==> flow/design.v <==
module segmentos_7(
	input [7:0] data_segmentos_in,
	output reg [6:0] data_segmentos_out
);
always @(*)
begin
	case(data_segmentos_in)
		0:
			data_segmentos_out = 7'h40;
		1:
			data_segmentos_out = 7'h79;
		2:
			data_segmentos_out = 7'h24;
		3:
			data_segmentos_out = 7'h30;
		4:
			data_segmentos_out = 7'h19;
		5:
			data_segmentos_out = 7'h12;
		6:
			data_segmentos_out = 7'h02;
		7:
			data_segmentos_out = 7'h78;
		8:
			data_segmentos_out = 7'h00;
		9:
			data_segmentos_out = 7'h18;
		default:
			data_segmentos_out = 7'h7E;
	endcase
end
endmodule
module cmp(
	input [31:0] counter_in,
	input [7:0] sw_input,
	output reg pwm_out  
);
wire [31:0] comp;
assign comp = sw_input >= 180 ? 120_000 : (500 * sw_input)  + 30_000; 
always @(*)
begin 
	if(comp > counter_in)
		pwm_out <= 1;
	else 
		pwm_out <= 0;
end 
endmodule 
module counter #(
parameter clk_freq = 50_000_000,
parameter counter_max = clk_freq / 50)(
	input clk,
			rst_n_a,
	output reg [31:0] counter_out  
);
always @(posedge clk or negedge rst_n_a)
begin
	if(!rst_n_a)
	begin
		counter_out <= 0;
	end
	else 
		begin
			if(counter_out >= counter_max - 1)
			begin
				counter_out <= 32'd0;
			end 
			else
				counter_out <= counter_out + 32'd1;
		end 
end
endmodule 
module top_level_pwm(
	input clk,
			rst_n_a,
	input [7:0] sw_grados,
	output wire pwm_pin,
	output wire [6:0] wire_unidades, wire_decenas, wire_centenas
);
wire [31:0] counter_out_wire;
counter  counter_pwm(
	.clk(clk),
	.rst_n_a(rst_n_a),
	.counter_out(counter_out_wire)
);
cmp cmp_pwm(
	.counter_in(counter_out_wire),
	.sw_input(sw_grados),
	.pwm_out(pwm_pin)
);
reg [3:0] unidades;
reg [3:0] decenas;
reg [2:0] centenas;
always @(sw_grados) begin
	unidades = sw_grados % 10;
	decenas = (sw_grados / 10) % 10;
	centenas = (sw_grados / 100) % 100;
end
segmentos_7 UNIDADES(
	.data_segmentos_in(unidades),
	.data_segmentos_out(wire_unidades)
);
segmentos_7 DECENAS(
	.data_segmentos_in(decenas),
	.data_segmentos_out(wire_decenas)
);
segmentos_7 CENTENAS(
	.data_segmentos_in(centenas),
	.data_segmentos_out(wire_centenas)
);
endmodule 
module top_level_pwm_wr(
	input MAX10_CLK1_50,
	input [1:0] KEY,
	input [7:0] SW,
	output [6:0] HEX0, HEX1, HEX2,
	output [9:0] ARDUINO_IO
);
top_level_pwm wr_top_level(
	.clk(MAX10_CLK1_50),
	.rst_n_a(KEY[0]),
	.sw_grados(SW),
	.wire_unidades(HEX0),
	.wire_decenas(HEX1),
	.wire_centenas(HEX2),
	.pwm_pin(ARDUINO_IO[0])
);
endmodule 
# Step by step through the tools: top_level_pwm_wr
# Tool output for the design above, in the order of the flow.
# Lines are those of the file above, counted from 1.
# Library cell names are shortened.
# Not given: --
[inputs]
top_module = "top_level_pwm_wr"
clock = "MAX10_CLK1_50"
cell_library = "sky130hd"
lib_corner = "tt_025C_1v80"

# After elaboration
# Counts by Yosys on the flattened word-level netlist (proc, flatten, opt, wreduce; memories kept). Register bits leave out memories and registers merged into their read ports (data or address); mux counts leave out enables and synchronous resets folded into registers. Print and check cells are left out. Cells with the same type and inputs are merged into one.
# Memory sizes are those after Yosys's memory passes, which may raise the word count (mostly to a power of two), join words into wider ones and drop unused or constant bits.
[op_classes]
addsub = 2
multipliers = 1
div_mod_pow = 5
cmp = 3
muxes = 3
[ops]
columns = ["operator", "count"]
rows = [
  ["32-bit by 7-bit modulo with 32-bit output (second input constant)", 1],
  ["8-bit by 7-bit divider with 32-bit output (second input constant)", 1],
  ["32-bit by 4-bit modulo with 32-bit output (second input constant)", 1],
  ["8-bit by 4-bit divider with 32-bit output (second input constant)", 1],
  ["8-bit by 4-bit modulo with 32-bit output (second input constant)", 1],
  ["7-bit by 8-bit multiplier with 15-bit output (first input constant)", 1],
  ["18-bit by 32-bit greater-than comparator with 1-bit output", 1],
  ["32-bit by 1-bit adder with 32-bit output (second input constant)", 1],
  ["32-bit by 20-bit greater-or-equal comparator with 1-bit output (second input constant)", 1],
  ["32-bit two-way mux", 1],
  ["17-bit by 15-bit adder with 18-bit output (second input constant)", 1],
  ["18-bit two-way mux", 1],
  ["8-bit greater-or-equal comparator (second input constant)", 1],
  ["1-bit two-way mux", 1],
]
[word_totals]
reg_bits = 32
rom_bits = 336
n_memories = 3
output_inout_bits = 31
[mem_list]
columns = ["memory", "words", "width", "rd", "write_ports", "line_no", "rtl"]
rows = [
  ["(name not given)", 16, 7, 1, 0, 7, "case(data_segmentos_in)"],
  ["(name not given)", 16, 7, 1, 0, 7, ""],
  ["(name not given)", 16, 7, 1, 0, 7, ""],
]

# Depth
# Depth = most cells in a row (Yosys ltp): at word level without a register or memory, in the mapped netlist without a sequential cell, where the memories' decode and read muxes count.
[depth]
ltp_word = 5
abc_area = 1
mapped_depth = 47
mapped_depth_nobuf = 47

# Mapped cells and area
# The flow's flattened synthesis, as Yosys stat reports it; memories are mapped. The netlist is that of the ABC_AREA named above (0 if unset); the other value can give another one.
# The area totals of this step are shown rounded.
[synth_totals]
stdcells = 796
yosys_area_mm2 = 0.00553
ff_cells = 32
buf_cells = 16
[by_type]
columns = ["cell", "count", "type_area_um2"]
rows = [
  ["ha_1", 90, 1126.08],
  ["dfrtp_1", 32, 800.768],
  ["nand2_1", 177, 664.387],
  ["inv_1", 137, 514.243],
  ["fa_1", 22, 440.422],
  ["nand3_1", 59, 295.283],
  ["nor2_1", 69, 258.998],
  ["a21oi_1", 34, 170.163],
  ["xor2_1", 17, 148.893],
  ["o21ai_0", 29, 145.139],
  ["nand2_2", 15, 93.84],
  ["buf_4", 12, 90.086],
  ["xnor2_1", 10, 87.584],
  ["nand2_4", 7, 78.826],
  ["nor3_1", 13, 65.062],
  ["nand4_1", 10, 62.56],
  ["nand3_2", 5, 50.048],
  ["buf_6", 3, 33.782],
]
# Not listed: further types 27, cells in them 55.

# Path before layout
# OpenSTA on the mapped netlist: ideal clock, no wires. The path of least setup slack (recovery checks aside). Input and output delay are each 20% of the period. Register names are those of the netlist, which keeps one name where synthesis merged equal registers.
[synth_path]
kind = "input port to output port"
startpoint = "in SW[0]"
endpoint = "out ARDUINO_IO[0]"
period_ns = 14.9
out_delay_ns = 2.980
launch_ns = 2.980
arrival_time_ns = 7.895
required_ns = 11.920
slack_ns = 4.025
path_delay_ns = 4.915
driving_pins = 28
synth_period_reached_ns = 10.875
# "path_delay_ns" is the arrival time less input delay plus setup time.
# At an output port there is no setup time.
# "driving_pins" counts driving pins, that of a launching flip-flop among them; a cell with two outputs on the path counts twice.
# "synth_period_reached_ns" = period - worst setup slack (recovery checks aside). The figure is calculated, with input and output delays left at 20% of the set period.
# Between the ends stands the longest chain of elaborated cells between them, by number of cells; it is not shown to be the way that was timed. Of several equally long chains one is given.
# Each line given opens the expression or statement behind the cell; cells for indexed reads and writes are added by Yosys, which also makes memories of some case tables.
[synth_via]
cell_sequence = "fa_1 > inv_1 > fa_1 > fa_1 > inv_1 > fa_1 > ha_1 > a21oi_1 > o21ai_0 > a21oi_1 > o21bai_1 > a21o_1 > a21oi_1 > inv_1 > a21oi_1 > o21bai_1 > xor2_1 > inv_1 > nand3_1 > o21ai_0 > inv_1 > ha_1 > nand2_1 > nor3_1 > nand2_1 > o31ai_1 > a41oi_1 > buf_4"
elab_chain_len = 5
cone_cells = 6
cone_lines = 2
cone_classes = "1 x add/sub; 1 x mul; 2 x compare; 2 x mux"
[synth_lines]
columns = ["item", "line_no", "rtl"]
rows = [
  ["start, declared", 114, "input [7:0] SW,"],
  ["7-bit by 8-bit multiplier with 15-bit output", 39, "assign comp = sw_input >= 180 ? 120_000 : (500 * sw_input)  + 30_000;"],
  ["17-bit by 15-bit adder with 18-bit output", 39, ""],
  ["18-bit two-way mux", 39, ""],
  ["18-bit by 32-bit greater-than comparator with 1-bit output", 42, "if(comp > counter_in)"],
  ["1-bit two-way mux", 42, ""],
  ["end, declared", 116, "output [9:0] ARDUINO_IO"],
]

# Worst path after layout
# Path of least setup slack in the final report of record 2 (OpenROAD, finished layout, wires in). Where an end is a register, its clock arrival counts in the times.
[layout_path]
kind = "input port to output port"
startpoint = "in SW[3]"
endpoint = "out ARDUINO_IO[0]"
period_ns = 6.69
out_delay_ns = 1.34
launch_ns = 1.34
arrival_time_ns = 6.52
required_ns = 5.35
slack_ns = -1.17
driving_pins = 27
# Between the ends stands the longest chain of elaborated cells between them, by number of cells; it is not shown to be the way that was timed. Of several equally long chains one is given.
[layout_via]
cell_sequence = "dlygate4sd2_1 > buf_4 > fa_1 > fa_1 > fa_1 > fa_1 > ha_4 > inv_1 > o21bai_2 > a21oi_1 > nor2_1 > nor2_2 > o21ai_1 > a21oi_1 > nor2_1 > nor2_2 > xnor2_2 > a21oi_2 > nor2_1 > nand2_2 > ha_4 > nand3_4 > nor3_4 > nand2_1 > o31ai_2 > a41oi_1 > buf_2"
elab_chain_len = 5
cone_cells = 6
cone_lines = 2
cone_classes = "1 x add/sub; 1 x mul; 2 x compare; 2 x mux"
[layout_lines]
columns = ["item", "line_no", "rtl"]
rows = [
  ["start, declared", 114, "input [7:0] SW,"],
  ["7-bit by 8-bit multiplier with 15-bit output", 39, "assign comp = sw_input >= 180 ? 120_000 : (500 * sw_input)  + 30_000;"],
  ["17-bit by 15-bit adder with 18-bit output", 39, ""],
  ["18-bit two-way mux", 39, ""],
  ["18-bit by 32-bit greater-than comparator with 1-bit output", 42, "if(comp > counter_in)"],
  ["1-bit two-way mux", 42, ""],
  ["end, declared", 116, "output [9:0] ARDUINO_IO"],
]

# Measured results for top_level_pwm_wr: 2 stored runs of the Yosys and OpenROAD flow on sky130hd. The settings differ; the order carries no meaning. The constraints put input and output delay at 20% of the set period each and load the outputs with 0.01 pF.
# By "period_less_ws_ns" is meant the clock period of the run minus its worst setup slack. This is arithmetic on one report: input and output delays are still those of the set period (20% each).
# "worst_path_time_ns" = time allowed to the worst setup path (clock period - input delay - output delay, where it has them) - its slack; a late launch clock adds to it, a late capture clock takes from it.
# "power.total_uw" is the tool's figure for a default switching activity; nothing was simulated.
# The measured numbers are rounded.

[[run]]
name = "record 1"
[run.settings]
period_ns = 6.62
CORE_UTILIZATION = 66
SETUP_SLACK_MARGIN = 1.32
PLACE_DENSITY_LB_ADDON = 0.12
CORE_ASPECT_RATIO = 0.81
CORE_MARGIN = 4
CELL_PAD_IN_SITES_GLOBAL_PLACEMENT = 2
SLEW_MARGIN = 10
MIN_ROUTING_LAYER = "met1"
MAX_ROUTING_LAYER = "met4"
CAP_MARGIN = 20
[run.results]
outcome = "no results, placement failed with FLW-0024"

[[run]]
name = "record 2"
[run.settings]
period_ns = 6.69
CORE_UTILIZATION = 38
SETUP_SLACK_MARGIN = -0.5
PLACE_DENSITY_LB_ADDON = 0.03
CORE_ASPECT_RATIO = 1.44
CORE_MARGIN = 7
CELL_PAD_IN_SITES_GLOBAL_PLACEMENT = 1
CELL_PAD_IN_SITES_DETAIL_PLACEMENT = 0
TNS_END_PERCENT = 5
ABC_AREA = 1
SLEW_MARGIN = 5
CAP_MARGIN = 20
[run.results]
power.total_uw = 2580
period_less_ws_ns = 7.861
final_setup_ws_ns = -1.17
timing.setup.tns_ns = -11.3
util_frac = 0.538
hold_worst_slack_ns = 0.478
yosys.chip_area_mm2 = 0.00553
final_die_area_mm2 = 0.0182
worst_path_time_ns = 5.18
worst_path_kind = "input port to output port"
stdcell_area_mm2 = 0.0076
